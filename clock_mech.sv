==> flow/design.v <==
module clock_mech(
	input logic clk,
	input logic reset,
	input logic buttons,  
	output logic [16:0] secs	
    );
	localparam cs_count_max = 999999;  
	localparam n_cs = $clog2(cs_count_max);
	localparam ds_count_max = 9;
	localparam n_ds = $clog2(ds_count_max);
	localparam time_count_max = 59;
	localparam tc_s = $clog2(time_count_max);
	logic [n_cs -1 : 0] cs_count;
	logic [n_ds -1 : 0] ds_count;
	logic [tc_s -1 : 0] s_count;
	logic cs_flag, ds_flag, s_flag;
	always_ff @(posedge clk) begin
		if (reset) begin
			cs_count <= 'd0;
			cs_flag <= 'd0;
		end
		else if ( cs_count == cs_count_max) begin
			cs_count <= 'd0;
			cs_flag <= 'd1;
		end
		else begin
			cs_count <= cs_count + 'd1;
			cs_flag <= 'd0;
		end
	end
	always_ff @(posedge clk) begin
		if (reset) begin
			ds_count <= 'd0;
			ds_flag <= 'd0;
		end
		else if ( ds_count == ds_count_max) begin
			ds_count <= 'd0;
			ds_flag <= 'd1;
		end
		else begin
			if (cs_flag) begin
				ds_count <= ds_count + 'd1;
			end
			else begin
				ds_flag <= ds_flag;
				ds_count <= ds_count;
			end
		end
	end
	always_ff @(posedge clk) begin
		if (reset) begin
			s_count <= 'd0;
			s_flag <= 'd0;
		end
		else if ( s_count == time_count_max) begin
			s_count <= 'd0;
			s_flag <= 'd1;
		end
		else begin
			if (s_flag) begin
				s_count <= s_count + 'd1;
			end
			else begin
				s_flag <= s_flag;
				s_count <= s_count;
			end
		end
	end
	always_ff @(posedge clk) begin
		if (reset) begin
			secs <= 'd0;
		end
		else if(s_flag) begin
			secs <= secs + 'd1;
		end
		else begin
			secs <= secs ;
		end
	end
endmodule
Reports on clock_mech
The steps from the RTL of clock_mech to its reports follow in flow order.
Lines are those of the file above, counted from 1.
Operators carry their Yosys type and port widths (W data, S select, Z words).
Cell names lack the library's common part.
A cell with - has no value.

inputs
  design top = clock_mech
  clock port = clk
  cell library = sky130hd
  timing corner = tt_025C_1v80

After elaboration
Yosys after proc, flatten, opt, wreduce and memory -nomap, before mapping. Enables and synchronous resets that opt folds into registers are not counted as muxes. Memory bits, and registers merged into a memory's read port (data or address), are not among the register bits. Print and check cells are not counted. Equal cells are merged and count once.

storage and ports
  memory bits (read-only) = 0
  memory bits (writable) = 0
  input bits = 3
  memories = 0
  register bits = 24
  latch bits = 0
  cells after elaboration = 7
  clocked read ports x word width = 0
  output and inout bits = 17

operators by class
  add/subtract/negate cells = 2
  multipliers = 0
  reductions and logical operators = 1
  shifts and indexed selects = 0
  magnitude comparators = 0
  divide/modulo/power cells = 0
  bitwise gates (word level) = 0
  eq/ne operators = 1
  multiplexer cells = 0

operator list
  cell                     count
  $add A17 B1 Y17 const B  1
  $add A6 B1 Y6 const B    1
  $eq A6 B6 Y1 const B     1
  $reduce_or A2 Y1         1

Logic depth
Depth = most cells in a row (Yosys ltp): at word level without a register or memory, in the mapped netlist without a sequential cell, where the memories' decode and read muxes count.

logic depth
  depth in word-level cells = 2
  ABC_AREA = 0
  mapped depth = 6
  mapped depth without buffers = 5

Mapped cells and area
Yosys stat after the flow's synthesis: flattened, memories mapped to cells. It holds for the ABC_AREA given above (unset counts as 0); a run with the other value may have another netlist.

cell types
  type      count  total area (µm²)
  dfxtp_1   24     480.461
  xnor2_1   11     96.342
  nor2_1    25     93.84
  xor2_1    6      52.55
  nor4_2    4      50.048
  nand4_4   2      42.541
  nand2_1   8      30.029
  ha_1      2      25.024
  nand4_1   4      25.024
  nor3_1    5      25.024
  mux2i_1   2      20.019
  nand3_1   4      20.019
  or3_1     3      18.768
  a21oi_1   3      15.014
  o21ai_0   3      15.014
  nand4_2   1      12.512
  clkbuf_1  3      11.261
  mux2_1    1      11.261

Other cell types: 4; their cells: 5.

mapped netlist
  buffer cells = 4
  mapped area = 1072.3 µm²
  mapped flip-flops = 24
  mapped cells = 116
  sequential part of the area = 480.5 µm²

Worst setup path after synthesis
Source: OpenSTA report_checks on the synthesized netlist (no wires, ideal clock, input and output delay 20% of the period each), path of least setup slack; recovery checks are left aside. Register names are those of the netlist, which keeps one name where synthesis merged equal registers.

timing path post-synthesis
  path kind = reg-to-reg
  start point = register secs[0]
  end point = register secs[16]
  data arrival time = 1.395 ns
  data required time = 1.407 ns
  buffers on the path = 0
  period = 1.53 ns
  library setup time = 0.123 ns
  path slack = 0.012 ns
  time at the first pin = 0.000 ns
  stages on the path = 6
  path delay = 1.518 ns
  synthesis period reached = 1.518 ns

"path delay" is the arrival time less input delay plus setup time.
"stages on the path" counts driving pins, that of a launching flip-flop among them; a cell with two outputs on the path counts twice.
"synthesis period reached" is the clock period less the worst setup slack; recovery checks do not enter. This is arithmetic on one report: input and output delays are still those of the set period (20% each).
The rows between start and end are the longest chain of elaborated cells between them; the timing report does not say that the signal goes this way. Where chains are equally long, one stands for them.
Each line given opens the expression or statement behind the cell; cells for indexed reads and writes are added by Yosys, which also makes memories of some case tables.
A register here has more assigning lines than the two given.

on the way, post-synthesis
  cells stage by stage = dfxtp_1 -> ha_1 -> nand4_2 -> nor2_1 -> nand3_1 -> mux2_1
  cells in the longest elaborated chain = 1
  elaborated cells on any way between the ends = 1
  source lines of those cells = 1
  those cells by class = 1 x add/sub

ends and longest elaborated chain, post-synthesis
  item             line  source
  from (decl)      5     output logic [16:0] secs
  from (assign)    74    secs <= secs + 'd1;
  from (assign)    77    secs <= secs ;
  $add A17 B1 Y17  74
  to (assign)      74
  to (assign)      77
  to (decl)        5

Path in the finished layout
Path of least setup slack in the final report of run 1 (OpenROAD, finished layout, wires in). Where an end is a register, its clock arrival counts in the times.

timing path after layout
  path kind = reg-to-output
  start point = register secs[12]
  end point = output secs[12]
  output delay = 0.33 ns
  data required time = 1.30 ns
  path slack = 0.05 ns
  stages on the path = 2
  buffers on the path = 1
  time at the first pin = 0.26 ns
  data arrival time = 1.26 ns
  period = 1.63 ns

A register here has more assigning lines than the two given.

on the way, after layout
  cells stage by stage = dfxtp_1 -> clkdlybuf4s50_1
  cells in the longest elaborated chain = 0
  elaborated cells on any way between the ends = 0
  source lines of those cells = 0

ends and longest elaborated chain, after layout
  item           line  source
  from (decl)    5     output logic [16:0] secs
  from (assign)  74    secs <= secs + 'd1;
  from (assign)  77    secs <= secs ;
  to (decl)      5

==> runs of clock_mech <==
Top module clock_mech; platform sky130hd; tools Yosys and OpenROAD; 2 stored runs in no particular order. Input and output delays are each 20% of the period that was set; the output load is 0.01 pF.
"achieved clock period (ns)": clock period set for the run, less the worst setup slack. It is reckoned from that one timing run; input and output delays stay at 20% of the period that was set.
By "worst setup path time (ns)" is meant the share of the clock period that the worst setup path is allowed (20% is reserved at inputs, 20% at outputs), minus its slack. Clock arrival times at its registers enter into it.
By "finish__power__total" is meant OpenSTA's value without simulated activity: inputs other than the clock are taken to toggle once in ten clock periods, and the tool carries that through the logic.

settings of run 1
{
  "period_ns": 1.63,
  "CORE_UTILIZATION": 25,
  "CAP_MARGIN": 20,
  "CORE_MARGIN": 2,
  "SLEW_MARGIN": 20
}
report of run 1
yosys chip area after synthesis (um^2): 1072.3
finish__design__die__area: 4828.9
finish__design__instance__area__stdcell: 1421.4
finish__design__instance__utilization: 0.3503
finish__timing__setup__ws: 0.046
finish__timing__hold__ws: 0.519
finish__power__total: 1.118e-03
achieved clock period (ns): 1.584
worst setup path time (ns): 1.26
worst setup path kind: reg-to-output

settings of run 2
{
  "period_ns": 2.9,
  "CORE_UTILIZATION": 46,
  "SETUP_SLACK_MARGIN": 0.47,
  "PLACE_DENSITY_LB_ADDON": 0.3,
  "TNS_END_PERCENT": 80,
  "CTS_CLUSTER_SIZE": 50,
  "CAP_MARGIN": 25,
  "SLEW_MARGIN": 35,
  "MIN_ROUTING_LAYER": "met1",
  "CORE_MARGIN": 2
}
report of run 2
yosys chip area after synthesis (um^2): 1072.3
finish__design__die__area: 2733.2
finish__design__instance__area__stdcell: 1312.5
finish__design__instance__utilization: 0.5933
finish__timing__setup__ws: 0.943
finish__timing__hold__ws: 0.544
finish__power__total: 5.094e-04
achieved clock period (ns): 1.957
worst setup path time (ns): 1.38
worst setup path kind: reg-to-output
