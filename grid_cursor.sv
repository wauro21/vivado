==> flow/design.v <==
module grid_cursor(
	input clk, rst,
	input restriction,
	input dir_up, dir_down, dir_left, dir_right,
	output logic [2:0] pos_x,
	output logic [1:0] pos_y,
	output logic [4:0] val
	);
	logic [2:0]pos_x_next;
	logic [1:0]pos_y_next;
	always_comb
		case(pos_x)
			3'd0:
					case(pos_y)
						2'd0: val = 5'd0;
						2'd1: val = 5'd4;
						2'd2: val = 5'd8;
						2'd3: val = 5'hc;
					endcase
			3'd1:
					case(pos_y)
						2'd0: val = 5'd1;
						2'd1: val = 5'd5;
						2'd2: val = 5'd9;
						2'd3: val = 5'hd;
					endcase
			3'd2:
					case(pos_y)
						2'd0: val = 5'd2;
						2'd1: val = 5'd6;
						2'd2: val = 5'ha;
						2'd3: val = 5'he;
					endcase
			3'd3:
					case(pos_y)
						2'd0: val = 5'd3;
						2'd1: val = 5'd7;
						2'd2: val = 5'hb;
						2'd3: val = 5'hf;
					endcase
			3'd4:
					case(pos_y)
						2'd0: val = 5'b1_0000; 
						2'd1: val = 5'b1_0001; 
						2'd2: val = 5'b1_0010; 
						2'd3: val = 5'b1_0011; 
					endcase
			3'd5:
					case(pos_y)
						2'd0: val = 5'b1_0100; 
						2'd1: val = 5'b1_0101; 
						2'd2: val = 5'b1_0110; 
						2'd3: val = 5'b1_0111; 
					endcase
			default:
					val = 5'h1F;
		endcase
	logic forbidden_pos;
	always_comb
		case(pos_x_next)
			3'd0:
				case(pos_y_next)
					2'd3: forbidden_pos = 1'd1;
					default:
					forbidden_pos = 1'd0;
				endcase
			3'd1:
				case(pos_y_next)
					2'd3: forbidden_pos = 1'd1;
					default:
					forbidden_pos = 1'd0;
				endcase
			3'd2:
				case(pos_y_next)
					2'd2: forbidden_pos = 1'd1;
					2'd3: forbidden_pos = 1'd1;
					default:             
					forbidden_pos = 1'd0;
				endcase
			3'd3:
				case(pos_y_next)
					2'd2: forbidden_pos = 1'd1;
					2'd3: forbidden_pos = 1'd1;
					default:             
					forbidden_pos = 1'd0;
				endcase
			default:
				forbidden_pos = 1'd0;
		endcase
	logic [3:0] pb_buttons;
	assign pb_buttons = {dir_up,dir_down,dir_left,dir_right};
	always_comb  begin 
		pos_x_next = pos_x;
		pos_y_next = pos_y;
		case(pb_buttons)
			4'b1000: begin  
				if (restriction) begin
					if (pos_y == 'd0) begin
						if (pos_x == 'd2 || pos_x == 'd3 )
							pos_y_next = 'd1;
						else if (pos_x == 'd0 || pos_x == 'd1)
							pos_y_next = 'd2;
						else
							pos_y_next = 'd3;
					end
					else
						pos_y_next = pos_y - 'd1;
				end	
				else begin
					if (pos_y == 'd0)
						pos_y_next = 'd3;
					else
						pos_y_next = pos_y - 'd1;
				end
			end
			4'b0100: begin  
				if (restriction) begin
					if (pos_y == 'd1) begin
						if (pos_x == 'd2 || pos_x == 'd3 )
							pos_y_next = 'd0;
						else
							pos_y_next = pos_y + 'd1;
					end
					else if (pos_y == 'd2) begin
						if (pos_x == 'd0 || pos_x == 'd1)
							pos_y_next = 'd0;
						else
							pos_y_next = pos_y + 'd1;
					end
					else begin
						if ( pos_y == 'd3)
							pos_y_next = 'd0;
						else
							pos_y_next = pos_y + 'd1;
					end
				end	
				else begin
					if (pos_y == 'd3)
						pos_y_next = 'd0;
					else
						pos_y_next = pos_y + 'd1;
				end
			end
			4'b0010: begin  
				if (restriction) begin
					if ( pos_y == 'd2) begin
						if (pos_x == 'd4)
							pos_x_next = 'd1;
						else if (pos_x == 'd0)
							pos_x_next = 'd5;
						else
							pos_x_next = pos_x - 'd1;
					end
					else if (pos_y == 'd3) begin
						if (pos_x == 'd4)
							pos_x_next = 'd5;
						else
							pos_x_next = pos_x - 'd1;
					end
					else begin
						if (pos_x == 'd0)
							pos_x_next = 'd5;
						else
							pos_x_next = pos_x - 'd1;
					end
				end
				else begin
					if (pos_x == 'd0)
						pos_x_next = 'd5;
					else
						pos_x_next = pos_x - 'd1;
				end
			end
			4'b0001: begin  
				if (restriction) begin
					if (pos_y == 'd2) begin
						if (pos_x == 'd1)
							pos_x_next = 'd4;
						else if (pos_x == 'd5)
							pos_x_next = 'd0;
						else
							pos_x_next = pos_x + 'd1;
					end
					else if (pos_y == 'd3) begin
						if (pos_x == 'd5)
							pos_x_next = 'd4;
						else
							pos_x_next = pos_x + 'd1;
					end
					else begin
						if (pos_x == 'd5)
							pos_x_next = 'd0;
						else
							pos_x_next = pos_x + 'd1;
					end
				end
				else begin
					if (pos_x == 'd5)
						pos_x_next = 'd0;
					else
						pos_x_next = pos_x + 'd1;
				end
			end
		endcase
	end				
	always_ff @(posedge clk) begin  
		if (rst) begin
			pos_x	<=	3'd0;
			pos_y	<=	2'd0;
		end
		else begin
			if (restriction) begin
				if ( pos_y == 'd2 && (pos_x == 'd2 || pos_x == 'd3)) begin
					pos_y <= 'd1;
					pos_x <= pos_x;
				end
				else if (pos_y == 'd3) begin
					if (pos_x == 'd2 || pos_x == 'd3) begin
						pos_y <= 'd1;
						pos_x <= pos_x;
					end
					else if (pos_x == 'd0 || pos_x == 'd1) begin
						pos_y <= 'd2;
						pos_x <= pos_x;
					end
				end
				else begin
					pos_x <= pos_x_next;
					pos_y <= pos_y_next;
				end
			end
			else begin
				pos_x	<=	pos_x_next;
				pos_y	<=	pos_y_next;
			end
		end
	end
endmodule
From RTL to reports: grid_cursor
The steps from the RTL of grid_cursor to its reports follow in flow order.
Lines are those of the file above, counted from 1.
Library cell names are shortened.
{ "setup": {"top": "grid_cursor", "clock_port": "clk", "lib": "sky130hd", "pvt_corner": "tt_025C_1v80"} }

Word-level counts
Counts by Yosys on the flattened word-level netlist (proc, flatten, opt, wreduce; memories kept). Register bits leave out memories and registers merged into their read ports (data or address). Print and check cells are left out. Cells with the same type and inputs are merged into one.
{ "bits": {"ff_bits": 5, "latchBits": 0, "ramBits": 0, "rom_bits": 0, "clocked_rd_ports_x_width": 0, "n_memories": 0, "out_inout_bits": 10, "word_cells": 63} }
{ "op_classes": {"addsub": 4, "n_mul": 0, "n_div": 0, "n_cmp": 0, "eq_ne": 15, "n_shift": 0, "n_mux": 36, "bitwise": 0, "reduce_logical": 6} }
{ "op_table": {"columns": ["cell", "count"], "rows": [
  ["case mux 5 bit (select 4 bit)", 6],
  ["two-way mux 3 bit", 11],
  ["case mux 5 bit (select 6 bit)", 1],
  ["two-way mux 2 bit", 15],
  ["equality test 3 x 2 -> 1 bit with constant B", 2],
  ["equality test 3 bit with constant B", 2],
  ["case mux 3 bit (select 2 bit)", 1],
  ["!= test 5 bit with constant B", 1],
  ["equality test 2 bit with constant B", 2],
  ["!= test 2 bit with constant B", 2],
  ["equality test 4 x 1 -> 1 bit with constant B", 1],
  ["equality test 4 x 2 -> 1 bit with constant B", 1],
  ["equality test 4 x 3 -> 1 bit with constant B", 1],
  ["equality test 4 bit with constant B", 1],
  ["case mux 2 bit (select 2 bit)", 1],
  ["adder 3 x 1 -> 3 bit with constant B", 1],
  ["subtractor 3 x 1 -> 3 bit with constant B", 1],
  ["equality test 3 x 1 -> 1 bit with constant B", 1],
  ["logical NOT 3 bit", 1],
  ["logical OR 1 bit", 2],
  ["adder 2 x 1 -> 2 bit with constant B", 1],
  ["subtractor 2 x 1 -> 2 bit with constant B", 1],
  ["equality test 2 x 1 -> 1 bit with constant B", 1],
  ["logical NOT 2 bit", 1],
  ["AND reduction 2 bit", 1],
  ["logical AND 1 bit", 1],
  ["two-way mux 1 bit", 1]
]} }

Depth
Yosys ltp: most cells in a row. Word level: on the elaborated netlist, between registers, memories and ports. Mapped: between sequential cells and ports; inverters and the memories' decode and read muxes count.
{ "logic_depth": {"ltp_word": 10, "abc_area": 1, "ltp_mapped": 13, "depth_no_buf": 12} }

Synthesis result
The flow's flattened synthesis, as Yosys stat reports it; memories are mapped. The netlist is that of the ABC_AREA named above (0 if unset); the other value can give another one.
{ "mapped": {"cell_count": 124, "yosys_area_um2": 690.7, "sequential_area_um2": 100.1, "flip_flops": 5, "n_buf": 1} }
{ "types": {"columns": ["cell", "count"], "rows": [
  ["nand2_1", 34],
  ["dfxtp_1", 5],
  ["inv_1", 20],
  ["nor2_1", 18],
  ["nand3_1", 13],
  ["ha_1", 5],
  ["a21oi_1", 5],
  ["o21ai_0", 5],
  ["nand3_4", 1],
  ["buf_6", 1],
  ["inv_2", 3],
  ["nand2_4", 1],
  ["nor2_4", 1],
  ["o21ai_1", 2],
  ["o21ai_2", 1],
  ["o311ai_0", 1],
  ["nand3b_1", 1],
  ["o211ai_1", 1]
]} }
Other cell types: 6; their cells: 6.

Timing after synthesis
Source: OpenSTA report_checks on the synthesized netlist (no wires, ideal clock, input and output delay 20% of the period each), path of least setup slack; recovery checks are left aside. Register names are those of the netlist, which keeps one name where synthesis merged equal registers.
{ "synth_timing": {"path_type": "register to output", "start": "reg pos_x[1]", "end": "out val[2]", "period_ps": 3800, "t_arrival_ps": 1508, "t_required_ps": 3040, "setup_slack_ps": 1532, "delay_ps": 1508, "stages": 9, "synth_period_reached_ps": 2268} }
"delay_ps" is the arrival time less input delay plus setup time.
At an output port there is no setup time.
"stages": output pins that drive a net of the path, with the launching flip-flop's if there is one; two outputs of one cell count as two.
"synth_period_reached_ps" = period - worst setup slack (recovery checks aside). The figure is calculated, with input and output delays left at 20% of the set period.
Between the ends stands the longest chain of elaborated cells between them, by number of cells; it is not shown to be the way that was timed. Of several equally long chains one is given.
A line is the first line of the expression or statement that the cell stems from. Yosys adds cells for indexed reads and writes and turns some case tables into memories.
At most two assigning lines are given for a register; there are more.
{ "synth_via": {"path_cell_list": "dfxtp_1 > buf_6 > nand2_1 > inv_1 > ha_1 > inv_1 > nand2_4 > nor2_4 > o311ai_0", "elab_chain_cells": 2, "cells_between": 7, "classes_between": "eq/ne (5); mux (1); reduce/logical (1)"} }
{ "synth_rtl": {"columns": ["element", "line", "rtl"], "rows": [
  ["from (decl)", 5, "output logic [2:0] pos_x,"],
  ["from (assign)", 215, "pos_x <= pos_x;"],
  ["from (assign)", 220, "pos_x <= pos_x;"],
  ["equality test 3 bit", 12, "case(pos_x)"],
  ["case mux 5 bit (select 6 bit)", 12, null],
  ["to (decl)", 7, "output logic [4:0] val"]
]} }

Worst path after layout
From the final timing report of run 1: the path of least setup slack in the routed layout; clock arrival at registers is part of the times.
The path's times are printed in steps of 10 ps; the period is the one set.
{ "layout_timing": {"path_type": "register to output", "start": "reg pos_y[0]", "end": "out val[1]", "period_ps": 2200, "t_arrival_ps": 1850, "t_required_ps": 1760, "setup_slack_ps": -90, "stages": 6} }
Between the ends stands the longest chain of elaborated cells between them, by number of cells; it is not shown to be the way that was timed. Of several equally long chains one is given.
At most two assigning lines are given for a register; there are more.
{ "layout_via": {"path_cell_list": "dfxtp_2 > inv_1 > ha_1 > nor2_1 > o211ai_1 > clkdlybuf4s50_1", "elab_chain_cells": 3, "cells_between": 11, "classes_between": "eq/ne (3); mux (7); reduce/logical (1)"} }
{ "layout_rtl": {"columns": ["element", "line", "rtl"], "rows": [
  ["from (decl)", 6, "output logic [1:0] pos_y,"],
  ["from (assign)", 229, "pos_y <= pos_y_next;"],
  ["from (assign)", 234, "pos_y <= pos_y_next;"],
  ["equality test 2 bit", 49, "case(pos_y)"],
  ["case mux 5 bit (select 4 bit)", 49, null],
  ["case mux 5 bit (select 6 bit)", 12, "case(pos_x)"],
  ["to (decl)", 7, "output logic [4:0] val"]
]} }

Hand-over note for grid_cursor

Below are 2 stored runs of the flow (Yosys, OpenROAD; platform sky130hd) on grid_cursor, each with its settings and what was measured, unordered. Constraints: input delay and output delay 20% of the set period each, output load 0.01 pF.
"period_reached_ps": clock period set for the run, less the worst setup slack. It is reckoned from that one timing run; input and output delays stay at 20% of the period that was set.
By "worst_path_time_ps" is meant the share of the clock period that the worst setup path is allowed (20% is reserved at inputs, 20% at outputs), minus its slack. Clock arrival times at its registers enter into it.
"worst_path_time_ps" is known to 10 ps.
[
  {
    "run": "run 1",
    "settings": { "period_ns": 2.2, "CORE_UTILIZATION": 19, "SETUP_SLACK_MARGIN": -0.16, "PLACE_DENSITY_LB_ADDON": 0.16, "CORE_ASPECT_RATIO": 0.59, "CELL_PAD_IN_SITES_DETAIL_PLACEMENT": 2, "TNS_END_PERCENT": 60, "ABC_AREA": 1, "GPL_ROUTABILITY_DRIVEN": 0, "CTS_CLUSTER_SIZE": 48, "CTS_CLUSTER_DIAMETER": 224, "MIN_ROUTING_LAYER": "met2", "CAP_MARGIN": 20, "CORE_MARGIN": 2, "SLEW_MARGIN": 20 },
    "results": { "hold_ws_ps": 586, "final_die_area_um2": 4150.1, "post_synth_area_um2": 690.7, "worst_path_time_ps": 1850, "worstPathKind": "register to output", "period_reached_ps": 2292, "stdcell_area_um2": 1038.5, "tns_ps": -92, "util_pct": 30.7, "setup_worst_slack_ps": -92 }
  },
  {
    "run": "run 2",
    "settings": { "period_ns": 2.5, "SETUP_SLACK_MARGIN": -0.23, "CAP_MARGIN": 20, "CORE_MARGIN": 2, "CORE_UTILIZATION": 40, "SLEW_MARGIN": 20 },
    "results": { "hold_ws_ps": 621, "final_die_area_um2": 2092.2, "post_synth_area_um2": 696.9, "worst_path_time_ps": 2040, "worstPathKind": "register to output", "period_reached_ps": 2541, "stdcell_area_um2": 934.6, "tns_ps": -43, "util_pct": 55.3, "setup_worst_slack_ps": -41 }
  }
]

End of note.
